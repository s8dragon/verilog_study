==> flow/design.v <==
module	timer (
		input			CLK,
		input			RSTN,
		input			MODE,
		input			GO_EN,
		input	[31:0]	TOT_CNT,
		input	[31:0]	DUTY_CNT,
		output			IRQ_TRG,
		output			PWM
	);
	reg				go_en_d1;
	always @(posedge CLK or negedge RSTN) begin
		if(!RSTN)	go_en_d1 <= 1'd0;
		else		go_en_d1 <= GO_EN;
	end
	wire			go_lock = !go_en_d1 & GO_EN;
	reg		[31:0]	cnt;
	wire			cnt_reset = (cnt==TOT_CNT);	
	always @(posedge CLK or negedge RSTN) begin
		if(!RSTN)				cnt <= 32'd0;
		else if(go_lock)		cnt <= 32'd0;
		else if(MODE&cnt_reset)	cnt <= 32'd0;
		else if(GO_EN)			cnt <= cnt + 1'd1;
	end
	assign		IRQ_TRG = ~MODE & GO_EN & cnt_reset;
	wire			pwm_toggle = (cnt==DUTY_CNT);
	reg				pwm_reg;
	always @(posedge CLK or negedge RSTN) begin
		if(!RSTN)				pwm_reg <= 1'd0;
		else if(MODE&GO_EN) begin
			if(go_lock)			pwm_reg <= 1'd0;
			else if(cnt_reset)	pwm_reg <= 1'd0;
			else if(pwm_toggle)	pwm_reg <= 1'd1;
		end
		else begin
								pwm_reg <= 1'd0;
		end
	end
	assign			PWM = pwm_reg;
endmodule
module	timer_reg  #(
		parameter		BASE_ADR = 12'h0,		 
		parameter		ADR_W	 = 32,
		parameter		DAT_W	 = 32
	)
	(
		input					PCLK,
		input					PRESETn,
		input	[ADR_W-1:0]		PADDR,
		input					PSEL,
		input					PENABLE,
		input					PWRITE,
		input	[DAT_W-1:0]		PWDATA,
		output					PREADY,
		output	[DAT_W-1:0]		PRDATA,
		output					PSLVERR,
		output					MODE,
		output					GO_EN,
		output	[31:0]			TOT_CNT,
		output	[31:0]			DUTY_CNT,
		input					IRQ_TRG,
		output					IRQ
	);
	reg  [2:0]			cs_reg;			 
	reg  [31:0]			tot_cnt_reg;
	reg  [31:0]			duty_cnt_reg;
	reg  [DAT_W-1:0] 	rd_data;
	wire [17:0]	pword_addr = PADDR[19:2];
	wire		apb_setup  = PSEL & (!PENABLE);
	wire		apb_access = PSEL & PENABLE & PREADY;
	wire		slv_err_flg = (PADDR[ADR_W-1:20]!=BASE_ADR) | (|pword_addr[17:2]);
	reg			slv_err;
	always @(posedge PCLK or negedge PRESETn) begin
		if(!PRESETn)		slv_err <= 1'd0;
		else if(apb_setup)	slv_err <= slv_err_flg;
	end
	wire wr_en  = apb_access & PWRITE & (!slv_err);			 
	always @(posedge PCLK or negedge PRESETn) begin
		if(!PRESETn) begin
			cs_reg       <= 32'd0;
			tot_cnt_reg  <= 32'd0;
			duty_cnt_reg <= 32'd0;
		end
		else if(wr_en) begin
			case(pword_addr[1:0])
			2'd0  : cs_reg       <= PWDATA[2:0];
			2'd1  : tot_cnt_reg  <= PWDATA;
			2'd2  : duty_cnt_reg <= PWDATA;
			endcase
		end
		else if(!MODE & IRQ_TRG) begin
			cs_reg <= {1'd1,1'd0,1'd0};						 
		end
	end
	always @(posedge PCLK or negedge PRESETn) begin
		if(!PRESETn) begin
			rd_data <= 32'd0;
		end
		else if(apb_setup) begin
			if(slv_err_flg) begin
				rd_data <= 32'd0;
			end
			else begin
				case(pword_addr[1:0])
				2'd0  : rd_data <= {29'd0,cs_reg};
				2'd1  : rd_data <= tot_cnt_reg;
				2'd2  : rd_data <= duty_cnt_reg;
				2'd3  : rd_data <= 32'd0;
				endcase
			end
		end
	end
	assign	PREADY = 1'd1;
	assign	PRDATA = rd_data;
	assign	PSLVERR = slv_err;
	assign	MODE = cs_reg[0];
	assign	GO_EN = cs_reg[1];
	assign 	IRQ = cs_reg[2];
	assign	TOT_CNT = tot_cnt_reg;
	assign	DUTY_CNT = duty_cnt_reg;
endmodule
module	timer_top  #(
		parameter		BASE_ADR = 12'h0,		 
		parameter		ADR_W	 = 32,
		parameter		DAT_W	 = 32
	)
	(
		input					PCLK,
		input					PRESETn,
		input	[ADR_W-1:0]		PADDR,
		input					PSEL,
		input					PENABLE,
		input					PWRITE,
		input	[DAT_W-1:0]		PWDATA,
		output					PREADY,
		output	[DAT_W-1:0]		PRDATA,
		output					PSLVERR,
		output					IRQ,
		output					PWM
	);
	wire			timer_mode;
	wire			timer_go_en;
	wire	[31:0]	timer_tot_cnt;
	wire	[31:0]	timer_duty_cnt;
	wire			timer_irq_trg;
	timer_reg  #(
		.BASE_ADR	(BASE_ADR		),
		.ADR_W		(ADR_W			),
		.DAT_W		(DAT_W			)
	)
	TIMER_REG(
		.PCLK		(PCLK			),
		.PRESETn	(PRESETn		),
		.PADDR		(PADDR			),
		.PSEL		(PSEL			),
		.PENABLE	(PENABLE		),
		.PWRITE		(PWRITE			),
		.PWDATA		(PWDATA			),
		.PREADY		(PREADY			),
		.PRDATA		(PRDATA			),
		.PSLVERR	(PSLVERR		),
		.MODE		(timer_mode		),
		.GO_EN		(timer_go_en	),
		.TOT_CNT	(timer_tot_cnt	),
		.DUTY_CNT	(timer_duty_cnt	),
		.IRQ_TRG	(timer_irq_trg	),
		.IRQ		(IRQ			)
	);
	timer TIMER(
		.CLK		(PCLK			),
		.RSTN		(PRESETn		),
		.MODE		(timer_mode		),
		.GO_EN		(timer_go_en	),
		.TOT_CNT	(timer_tot_cnt	),
		.DUTY_CNT	(timer_duty_cnt	),
		.IRQ_TRG	(timer_irq_trg	),
		.PWM		(PWM			)
	);
endmodule
## From RTL to reports: timer_top

The steps from the RTL of timer_top to its reports follow in flow order.
Line numbers count from 1 in the design file above.
Library cell names are shortened.
A cell with -- has no value.

| inputs | value |
|---|---|
| top | timer_top |
| clock | PCLK |
| standard-cell library | sky130hd |
| timing corner | tt_025C_1v80 |

## Word-level counts

Source: Yosys, flattened and elaborated, memories not mapped. Widths are those after wreduce. Registers that Yosys merges into a memory's read port (data or address) are not register bits. Print and check cells do not count. Equal cells are merged and count once.

| storage and ports | value |
|---|---|
| flip-flop bits (word level) | 134 |
| elaborated cells | 52 |

| operators by class | value |
|---|---|
| add/sub/neg operators | 1 |
| eq/ne operators | 7 |
| multiplexer cells | 12 |
| bitwise operators | 12 |
| reductions and logical operators | 12 |

Operators by type and width:

| operator | count |
|---|---|
| parallel mux 32 bit (select 4 bit) | 1 |
| two-way mux 32 bit | 4 |
| == test 32 bit | 2 |
| adder 32 x 1 -> 32 bit (second input constant) | 1 |
| OR reduction 16 bit | 1 |
| nonzero test 12 bit | 1 |
| bitwise AND 1 bit | 10 |
| two-way mux 3 bit | 3 |
| AND reduction 2 bit | 3 |
| zero test 1 bit | 4 |
| == test 2 bit (second input constant) | 2 |
| != test 4 x 1 -> 1 bit (second input constant) | 1 |
| two-way mux 1 bit | 4 |
| nonzero test 3 bit | 1 |
| == test 2 x 1 -> 1 bit (second input constant) | 1 |
| != test 2 bit (second input constant) | 1 |
| zero test 2 bit | 1 |
| nonzero test 2 bit | 1 |
| OR 1 bit | 1 |
| NOT 1 bit | 1 |

## Depth

Yosys ltp: most cells in a row. Word level: on the elaborated netlist, between registers, memories and ports. Mapped: between sequential cells and ports; inverters and the memories' decode and read muxes count.

| logic depth | value |
|---|---|
| depth in word-level cells | 6 |
| ABC_AREA | 0 |
| depth in mapped cells | 7 |
| mapped depth without buffers | 6 |

## Synthesis result

The flow's flattened synthesis, as Yosys stat reports it; memories are mapped. The netlist is that of the ABC_AREA named above (0 if unset); the other value can give another one.

Cells by type:

| cell | count | total area (sq um) |
|---|---|---|
| dfrtp_1 | 134 | 3.35E+03 |
| mux2_2 | 65 | 731.952 |
| a22o_1 | 61 | 534.262 |
| xor2_1 | 35 | 306.544 |
| xnor2_1 | 33 | 289.027 |
| nand2_1 | 32 | 120.115 |
| nand4_1 | 19 | 118.864 |
| nor4_1 | 19 | 118.864 |
| buf_2 | 22 | 110.106 |
| a21oi_1 | 21 | 105.101 |
| nand3_1 | 17 | 85.082 |
| a31oi_1 | 13 | 81.328 |
| buf_6 | 7 | 78.826 |
| clkbuf_1 | 20 | 75.072 |
| nor2_1 | 18 | 67.565 |
| or4_1 | 9 | 67.565 |
| o211ai_1 | 8 | 60.058 |
| o21ai_0 | 12 | 60.058 |

Other cell types: 31; their cells: 71.

| synthesis totals | value |
|---|---|
| standard cells after synthesis | 616 |
| cell area after synthesis | 0.0069329 sq mm |
| mapped flip-flops | 134 |

By module: a second synthesis without flattening, with its own total; a netlist apart from the flattened one above.

| unflattened totals | value |
|---|---|
| cells (unflattened synthesis) | 650 |
| area (unflattened synthesis) | 0.0073183 sq mm |

Rows give one instance, submodules left out.

Modules:

| module | times used | cells | area (sq mm) | sequential area (sq mm) |
|---|---|---|---|---|
| timer_reg | 1 | 319 | 0.0044805 | 0.0025024 |
| timer | 1 | 331 | 0.0028377 | 0.0008508 |
| timer_top | 1 | 0 | 0 | 0 |

## Path before layout

Path of least setup slack by OpenSTA after synthesis, without wires, with an ideal clock, recovery checks aside; 20% of the period is set as input and as output delay. Where synthesis merged equal registers, the netlist keeps one of their names.

| path post-synthesis | value |
|---|---|
| kind | input to register |
| from | input PADDR[3] |
| to | register TIMER_REG.tot_cnt_reg[0] |
| period | 3.49 ns |
| data arrival time | 2.010 ns |
| required time | 3.365 ns |
| slack | 1.355 ns |
| path delay | 1.437 ns |
| driving pins on the path | 7 |
| path buffers | 4 |
| period reached after synthesis | 2.135 ns |

"path delay" = arrival - input delay + setup time.
"driving pins on the path" counts driving pins, that of a launching flip-flop among them; a cell with two outputs on the path counts twice.
"period reached after synthesis" is the clock period less the worst setup slack; recovery checks do not enter. This is arithmetic on one report: input and output delays are still those of the set period (20% each).
Between the ends stands the longest chain of elaborated cells between them, by number of cells; it is not shown to be the way that was timed. Of several equally long chains one is given.
A line is the first line of the expression or statement that the cell stems from. Yosys adds cells for indexed reads and writes and turns some case tables into memories.

| between the ends, post-synthesis | value |
|---|---|
| path through | clkbuf_1 -> nor2b_1 -> clkbuf_1 -> nor2b_1 -> clkbuf_1 -> buf_2 -> mux2_2 |
| length of the longest elaborated chain | 2 |
| elaborated cells on any way between the ends | 2 |
| classes of those cells | 1 x eq/ne; 1 x reduce/logical |

Ends and longest elaborated chain, post-synthesis:

| item | line | RTL |
|---|---|---|
| from (decl) | 130 | `input [ADR_W-1:0] PADDR,` |
| == test 2 x 1 -> 1 bit | 85 | `case(pword_addr[1:0])` |
| AND reduction 2 bit | -- |  |
| to (assign) | 81 | `tot_cnt_reg <= 32'd0;` |
| to (assign) | 87 | `2'd1 : tot_cnt_reg <= PWDATA;` |
| to (decl) | 65 | `reg [31:0] tot_cnt_reg;` |

## Path in the finished layout

From the final timing report of record 1: the path of least setup slack in the routed layout; clock arrival at registers is part of the times.

| path after layout | value |
|---|---|
| kind | register to register |
| from | register TIMER_REG.tot_cnt_reg[21] |
| to | register TIMER.cnt[21] |
| period | 2.26 ns |
| data arrival time | 2.30 ns |
| required time | 2.56 ns |
| slack | 0.26 ns |
| driving pins on the path | 9 |
| path buffers | 3 |

Between the ends stands the longest chain of elaborated cells between them, by number of cells; it is not shown to be the way that was timed. Of several equally long chains one is given.
A register here has more assigning lines than the two given.

| between the ends, after layout | value |
|---|---|
| path through | dfrtp_1 -> xor2_1 -> nor4_2 -> buf_4 -> nand4_1 -> nor3_4 -> buf_6 -> clkbuf_16 -> a31oi_1 |
| length of the longest elaborated chain | 4 |
| elaborated cells on any way between the ends | 5 |
| classes of those cells | 1 x eq/ne; 2 x mux; 1 x logic; 1 x reduce/logical |

Ends and longest elaborated chain, after layout:

| item | line | RTL |
|---|---|---|
| from (decl) | 65 | `reg [31:0] tot_cnt_reg;` |
| from (assign) | 81 | `tot_cnt_reg <= 32'd0;` |
| from (assign) | 87 | `2'd1 : tot_cnt_reg <= PWDATA;` |
| == test 32 bit | 18 | `wire cnt_reset = (cnt==TOT_CNT);` |
| bitwise AND 1 bit | 22 | `else if(MODE&cnt_reset) cnt <= 32'd0;` |
| two-way mux 32 bit | 22 |  |
| two-way mux 32 bit | 21 | `else if(go_lock) cnt <= 32'd0;` |
| to (assign) | 21 |  |
| to (assign) | 23 | `else if(GO_EN) cnt <= cnt + 1'd1;` |
| to (decl) | 17 | `reg [31:0] cnt;` |

Stored flow runs of timer_top (2 of them; Yosys, OpenROAD, sky130hd). They differ in their settings and are not a sequence. Constraints: input delay and output delay 20% of the set period each, output load 0.01 pF.
By "period reached" is meant the clock period of the run minus its worst setup slack. This is arithmetic on one report: input and output delays are still those of the set period (20% each).
"time of the worst setup path" means the part of the period allowed to the worst setup path (the constraints hold back 20% at inputs and 20% at outputs) less its slack; where the path has registers, the arrival times of their clocks count too.

#### Record 1

| setting | value |
|---|---|
| period_ns | `2.26` |
| SETUP_SLACK_MARGIN | `0.66` |
| CAP_MARGIN | `20` |
| CORE_MARGIN | `2` |
| CORE_UTILIZATION | `40` |
| SLEW_MARGIN | `20` |

| result | value |
|---|---|
| time of the worst setup path | 2.00 ns |
| worst setup path type | register to register |
| smallest setup slack | 0.258 ns |
| total die area | 0.0184009 sq mm |
| netlist area reported by Yosys | 0.0069329 sq mm |
| period reached | 2.002 ns |
| post-route utilization | 0.591 |

#### Record 2

| setting | value |
|---|---|
| period_ns | `3.41` |
| CORE_UTILIZATION | `58` |
| SETUP_SLACK_MARGIN | `0.14` |
| PLACE_DENSITY_LB_ADDON | `0.2` |
| CELL_PAD_IN_SITES_GLOBAL_PLACEMENT | `0` |
| TNS_END_PERCENT | `30` |
| ABC_AREA | `1` |
| CTS_CLUSTER_SIZE | `49` |
| CTS_CLUSTER_DIAMETER | `320` |
| SLEW_MARGIN | `35` |
| MIN_ROUTING_LAYER | `met1` |
| CAP_MARGIN | `20` |
| CORE_MARGIN | `2` |

| result | value |
|---|---|
| time of the worst setup path | 2.34 ns |
| worst setup path type | register to register |
| smallest setup slack | 1.071 ns |
| total die area | 0.0141824 sq mm |
| netlist area reported by Yosys | 0.0076824 sq mm |
| period reached | 2.339 ns |
| post-route utilization | 0.699 |
